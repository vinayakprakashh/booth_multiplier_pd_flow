==> flow/design.v <==
module top (
    input clk_pad, rst_pad, start_pad,
    input [3:0] a_pad, b_pad,
    output [7:0] data_out_pad,
    output done_pad
);
wire clk, rst, start;
wire [3:0] a, b;
wire [7:0] data_out;
wire done;
wire clk_w;
wire sftA, clrA, ldA;
wire sftQ, clrQ, ldQ;
wire ldM, clrff, add_sub;
wire ldC, dec, enf;
wire q0, q1, eqz;
pc3d01 pc3d01_1(.PAD (clk_pad), .CIN (clk_w)); 
pc3c01 pc3c01_1(.CCLK (clk_w), .CP (clk));
pc3d01 pc3d01_2(.PAD (rst_pad), .CIN (rst));
pc3d01 pc3d01_3(.PAD (start_pad), .CIN (start));
pc3d01 pc3d01_4(.PAD (a_pad[3]), .CIN (a[3]));
pc3d01 pc3d01_5(.PAD (a_pad[2]), .CIN (a[2]));
pc3d01 pc3d01_6(.PAD (a_pad[1]), .CIN (a[1]));
pc3d01 pc3d01_7(.PAD (a_pad[0]), .CIN (a[0]));
pc3d01 pc3d01_8(.PAD (b_pad[3]), .CIN (b[3]));
pc3d01 pc3d01_9(.PAD (b_pad[2]), .CIN (b[2]));
pc3d01 pc3d01_10(.PAD (b_pad[1]), .CIN (b[1]));
pc3d01 pc3d01_11(.PAD (b_pad[0]), .CIN (b[0]));
pc3o05 pc3o05_1(.I (data_out[7]), .PAD (data_out_pad[7]));
pc3o05 pc3o05_2(.I (data_out[6]), .PAD (data_out_pad[6]));
pc3o05 pc3o05_3(.I (data_out[5]), .PAD (data_out_pad[5]));
pc3o05 pc3o05_4(.I (data_out[4]), .PAD (data_out_pad[4]));
pc3o05 pc3o05_5(.I (data_out[3]), .PAD (data_out_pad[3]));
pc3o05 pc3o05_6(.I (data_out[2]), .PAD (data_out_pad[2]));
pc3o05 pc3o05_7(.I (data_out[1]), .PAD (data_out_pad[1]));
pc3o05 pc3o05_8(.I (data_out[0]), .PAD (data_out_pad[0]));
pc3o05 pc3o05_9(.I (done), .PAD (done_pad));
datapath dp (
    .clk(clk),
    .rst(rst),
    .a(a),
    .b(b),
    .sftA(sftA),
    .clrA(clrA),
    .ldA(ldA),
    .sftQ(sftQ),
    .clrQ(clrQ),
    .ldQ(ldQ),
    .ldM(ldM),
    .clrff(clrff),
    .add_sub(add_sub),
    .ldC(ldC),
    .dec(dec),
    .enf(enf),
    .q0(q0),
    .q1(q1),
    .eqz(eqz),
    .data_out(data_out)
);
controller c (
    .clk(clk),
    .rst(rst),
    .q0(q0),
    .q1(q1),
    .eqz(eqz),
    .start(start),
    .ldA(ldA),
    .clrA(clrA),
    .sftA(sftA),
    .ldQ(ldQ),
    .clrQ(clrQ),
    .sftQ(sftQ),
    .ldM(ldM),
    .clrff(clrff),
    .add_sub(add_sub),
    .ldC(ldC),
    .dec(dec),
    .enf(enf),
    .done(done)
);
endmodule
module controller (
    input  clk, rst,
    input  q0, q1, eqz, start,
    output reg ldA, clrA, sftA,
    output reg ldQ, clrQ, sftQ,
    output reg ldM, clrff,
    output reg add_sub,
    output reg ldC,
    output reg dec,
    output reg enf,
    output reg done
);
    localparam S0 = 3'b000,
               S1 = 3'b001,
               S2 = 3'b010,
               S3 = 3'b011,
               S4 = 3'b100,
               S5 = 3'b101,
               S6 = 3'b110;
    reg [2:0] state, next_state;
    always @(posedge clk) begin
        if (rst)
            state <= S0;
        else
            state <= next_state;
    end
    always @(*) begin
        next_state = state;
        ldA     = 1'b0;
        clrA    = 1'b0;
        sftA    = 1'b0;
        ldQ     = 1'b0;
        clrQ    = 1'b0;
        sftQ    = 1'b0;
        ldM     = 1'b0;
        clrff   = 1'b0;
        add_sub = 1'b0;
        ldC     = 1'b0;
        dec     = 1'b0;
        enf     = 1'b0;
        done    = 1'b0;
        case (state)
            S0: begin
                if (start)
                    next_state = S1;
            end
            S1: begin
                next_state = S2;
                clrA  = 1'b1;
                clrff = 1'b1;
                ldC   = 1'b1;
                ldM   = 1'b1;
                ldQ   = 1'b1;
            end
            S2: begin
                if ({q1, q0} == 2'b01)
                    next_state = S3;
                else if ({q1, q0} == 2'b10)
                    next_state = S4;
                else
                    next_state = S5;
            end
            S3: begin
                next_state = S5;
                ldA     = 1'b1;
                add_sub = 1'b0;
            end
            S4: begin
                next_state = S5;
                ldA     = 1'b1;
                add_sub = 1'b1;
            end
            S5: begin
                if (!eqz)
                    next_state = S2;
                else
                    next_state = S6;
                sftA = 1'b1;
                sftQ = 1'b1;
                dec  = 1'b1;
                enf  = 1'b1;
            end
            S6: begin
                next_state = S0;
                done = 1'b1;
            end
            default: begin
                next_state = S0;
            end
        endcase
    end
endmodule
module datapath (
    input clk, rst,
    input [3:0] a,
    input [3:0] b,
    input sftA, clrA, ldA,
    input sftQ, clrQ, ldQ,
    input ldM, clrff,
    input add_sub,
    input ldC, dec, enf,
    output q0, q1,
    output eqz,
    output [7:0] data_out
);
wire [3:0] M, Q, A;
wire [3:0] alu_out;
wire [3:0] counter;
pipo M_reg(clk, rst, ldM, a, M);
shiftreg Q_reg(clk, rst, sftQ, clrQ, ldQ, A[0], b, Q);
shiftreg A_reg(clk, rst, sftA, clrA, ldA, A[3], alu_out, A);
alu ALU(A, M, add_sub, alu_out);
dff q0_ff(clk, rst, clrff, enf, Q[0], q0);
counter count(clk, rst, ldC, dec, counter);
assign eqz = (counter == 0) ? 1 : 0;
assign data_out = {A, Q};
assign q1 = Q[0];
endmodule
module counter (
    input clk, rst, ld, dec,
    output reg [3:0] data_out
);
    always @(posedge clk) begin
        if (rst)
            data_out <= 4'b0000;
        else if(ld)
            data_out <= 4'd3;
        else if(dec)
            data_out <= data_out - 1;
    end
endmodule
module alu (
    input [3:0] a, b,
    input sel,
    output reg [3:0] y
);
    always @(*) begin
        if(sel) y = a - b;
        else    y = a + b;
    end
endmodule
module pipo (
    input clk, rst, ld,
    input [3:0] data_in,
    output reg [3:0] data_out
);
    always @(posedge clk) begin
        if (rst)
            data_out <= 4'b0000;
        else if(ld)
            data_out <= data_in;
    end
endmodule
module shiftreg (
    input clk, rst, sft, clr, ld, s_in,
    input [3:0] data_in,
    output reg [3:0] data_out
);
    always @(posedge clk) begin
        if (rst)
            data_out <= 4'b0000;
        else if(clr)
            data_out <= 4'b0000;
        else if(ld)
            data_out <= data_in;
        else if(sft)
            data_out <= {s_in, data_out[3:1]};
    end
endmodule
module dff (
    input clk, rst, clr, en,
    input d,
    output reg q
);
    wire d_in = clr ? 1'b0 : (en ? d : q);
    always @(posedge clk) begin
        if (rst)
            q <= 1'b0;
        else
            q <= d_in;
    end
endmodule
# From RTL to reports: datapath
# Tool output for the design above, in the order of the flow.
# Lines are those of the file above, counted from 1.
# Operators carry their Yosys type and port widths (W data, S select, Z words).
# Library cell names are shortened.
# Not given: --
[inputs] top="datapath" clk_port="clk" cell_library="sky130hd" corner="tt_025C_1v80"

# After elaboration
# Counts by Yosys on the flattened word-level netlist (proc, flatten, opt, wreduce; memories kept). Register bits leave out memories and registers merged into their read ports (data or address). Print and check cells are left out. Cells with the same type and inputs are merged into one.
[word_totals] reg_bits=17 in_bits=22
[classes] n_addsub=3 muxes=8 reduce_logical=8
[op_table] op="$mux W4" count=4
[op_table] op="$reduce_or A2 Y1" count=4
[op_table] op="$reduce_bool A2 Y1" count=3
[op_table] op="$sub A4 B1 Y4 const B" count=1
[op_table] op="$add A4 B4 Y4" count=1
[op_table] op="$sub A4 B4 Y4" count=1
[op_table] op="$logic_not A4 Y1" count=1
[op_table] op="$mux W2" count=2
[op_table] op="$mux W3" count=1
[op_table] op="$mux W1" count=1

# Logic depth
# Longest topological path by Yosys (ltp), each cell counted once; first at word level (registers and memories cut), then after technology mapping (sequential cells cut; the memories' decode and read muxes count).
[logic_depth] depth_word=3 abc_area=0 mapped_depth=9 ltp_nobuf=9

# After synthesis
# The flow's flattened synthesis, as Yosys stat reports it; memories are mapped. The netlist is that of the ABC_AREA named above (0 if unset); the other value can give another one.
[types] cell="dfxtp_1" count=17 type_area_um2=340.326
[types] cell="mux2i_1" count=11 type_area_um2=110.106
[types] cell="nor2_1" count=17 type_area_um2=63.811
[types] cell="ha_1" count=5 type_area_um2=62.56
[types] cell="nor3_1" count=8 type_area_um2=40.038
[types] cell="a2111oi_0" count=3 type_area_um2=26.275
[types] cell="inv_1" count=7 type_area_um2=26.275
[types] cell="xor2_1" count=3 type_area_um2=26.275
[types] cell="a21oi_1" count=5 type_area_um2=25.024
[types] cell="a211oi_1" count=3 type_area_um2=22.522
[types] cell="buf_4" count=3 type_area_um2=22.522
[types] cell="fa_1" count=1 type_area_um2=20.019
[types] cell="xnor2_1" count=2 type_area_um2=17.517
[types] cell="clkbuf_1" count=4 type_area_um2=15.014
[types] cell="or4b_4" count=1 type_area_um2=13.763
[types] cell="o211ai_2" count=1 type_area_um2=12.512
[types] cell="mux2_2" count=1 type_area_um2=11.261
[types] cell="nand2_1" count=3 type_area_um2=11.261
# Other cell types: 10; their cells: 10.
[mapped] cell_count=105 mapped_area_um2=937.1 sequential_area_um2=340.3 ff_cells=17 buffers=8
# The figures by module come from a second, unflattened synthesis with its own total; it is not the netlist above.
[unflattened] cells_unflattened=96 area_unflattened_um2=983.4
# Each row is one instance without its submodules.
[modules] module="shiftreg" instances=2 n_cells=17 area_um2=193.9 seq_area_um2=80.1
[modules] module="counter" instances=1 n_cells=20 area_um2=210.2 seq_area_um2=80.1
[modules] module="alu" instances=1 n_cells=24 area_um2=185.2 seq_area_um2=0.0
[modules] module="pipo" instances=1 n_cells=13 area_um2=140.1 seq_area_um2=80.1
[modules] module="dff" instances=1 n_cells=3 area_um2=40.0 seq_area_um2=20.0
[modules] module="datapath" instances=1 n_cells=2 area_um2=20.0 seq_area_um2=0.0

# Timing after synthesis
# OpenSTA on the mapped netlist: ideal clock, no wires. The path of least setup slack (recovery checks aside). Input and output delay are each 20% of the period. Register names are those of the netlist, which keeps one name where synthesis merged equal registers.
[synth_path] kind="flip-flop to flip-flop" startpoint="register M_reg.data_out[0]" endpoint="register A_reg.data_out[3]" tclk_ns=2.41 setup_time_ns=0.072 t_first_pin_ns=0.000 arrival_ns=2.061 required_time_ns=2.338 setup_slack_ns=0.277 delay_ns=2.133 path_stages=10 n_path_buf=0 synth_period_reached_ns=2.133
# "delay_ns" = arrival - input delay + setup time.
# "path_stages": output pins that drive a net of the path, with the launching flip-flop's if there is one; two outputs of one cell count as two.
# "synth_period_reached_ns" = period - worst setup slack (recovery checks aside). The figure is calculated, with input and output delays left at 20% of the set period.
# Between the ends stands the longest chain of elaborated cells between them, by number of cells; it is not shown to be the way that was timed. Of several equally long chains one is given.
# Each line given opens the expression or statement behind the cell; cells for indexed reads and writes are added by Yosys, which also makes memories of some case tables.
# A register here has more assigning lines than the two given.
[synth_between] cell_sequence="dfxtp_1 > inv_1 > ha_1 > mux2_2 > inv_1 > ha_1 > and3b_1 > or3b_1 > mux2i_1 > mux2i_1" elab_chain_cells=3 cone_cells=4 cone_lines=3 classes_between="add/sub: 2; mux: 2"
[synth_lines] item="start: declaration" line=226 source="output reg [3:0] data_out"
[synth_lines] item="start: assignment" line=230 source="data_out <= 4'b0000;"
[synth_lines] item="start: assignment" line=232 source="data_out <= data_in;"
[synth_lines] item="$add A4 B4 Y4" line=220 source="else    y = a + b;"
[synth_lines] item="$mux W4" line=219 source="if(sel) y = a - b;"
[synth_lines] item="$mux W4" line=245 source="else if(ld)"
[synth_lines] item="end: assignment" line=246 source="data_out <= data_in;"
[synth_lines] item="end: assignment" line=248 source="data_out <= {s_in, data_out[3:1]};"
[synth_lines] item="end: declaration" line=238 source="output reg [3:0] data_out"

# Worst path after layout
# From the final timing report of run A: the path of least setup slack in the routed layout; clock arrival at registers is part of the times.
[layout_path] kind="input port to flip-flop" startpoint="input port add_sub" endpoint="register A_reg.data_out[3]" tclk_ns=3.45 input_delay_ns=0.69 setup_time_ns=0.06 t_first_pin_ns=0.69 arrival_ns=2.74 required_time_ns=3.63 setup_slack_ns=0.89 path_stages=8 n_path_buf=1
# Between the ends stands the longest chain of elaborated cells between them, by number of cells; it is not shown to be the way that was timed. Of several equally long chains one is given.
# A register here has more assigning lines than the two given.
[layout_between] cell_sequence="clkdlybuf4s50_1 > mux2_2 > inv_1 > ha_1 > and3b_1 > or3b_1 > mux2i_1 > mux2i_1" elab_chain_cells=2 cone_cells=2 cone_lines=2 classes_between="mux: 2"
[layout_lines] item="start: declaration" line=181 source="input add_sub,"
[layout_lines] item="$mux W4" line=219 source="if(sel) y = a - b;"
[layout_lines] item="$mux W4" line=245 source="else if(ld)"
[layout_lines] item="end: assignment" line=246 source="data_out <= data_in;"
[layout_lines] item="end: assignment" line=248 source="data_out <= {s_in, data_out[3:1]};"
[layout_lines] item="end: declaration" line=238 source="output reg [3:0] data_out"

# Record of 2 stored runs of the RTL-to-layout flow on datapath, platform sky130hd. The runs are unordered. Constraints: input delay and output delay 20% of the set period each, output load 0.01 pF.
# "critical_path_time_ns" means the part of the period allowed to the worst setup path (the constraints hold back 20% at inputs and 20% at outputs) less its slack; where the path has registers, the arrival times of their clocks count too.
# "fin_power_mw" rests on the timing tool's default activity at the inputs, not on a simulated workload.
run="run A" settings period_ns=3.45 CORE_UTILIZATION=21 SETUP_SLACK_MARGIN=0.58 PLACE_DENSITY_LB_ADDON=0.23 CELL_PAD_IN_SITES_GLOBAL_PLACEMENT=2 ABC_AREA=0 MIN_ROUTING_LAYER="met1" CAP_MARGIN=20 CORE_MARGIN=2 SLEW_MARGIN=20
run="run A" results finalCellArea_um2=1325.0 setup_ws_ns=0.888 critical_path_time_ns=1.87 worstPathKind="input port to flip-flop" synthArea_um2=937.1 design_die_area_um2=5012.6 fin_power_mw=0.4764
run="run B" settings period_ns=1.41 CAP_MARGIN=20 CORE_MARGIN=2 CORE_UTILIZATION=40 SLEW_MARGIN=20
run="run B" results synthArea_um2=937.1 design_die_area_um2=2746.3 finalCellArea_um2=1473.9 fin_power_mw=1.121 critical_path_time_ns=2.05 worstPathKind="flip-flop to flip-flop" setup_ws_ns=-0.636
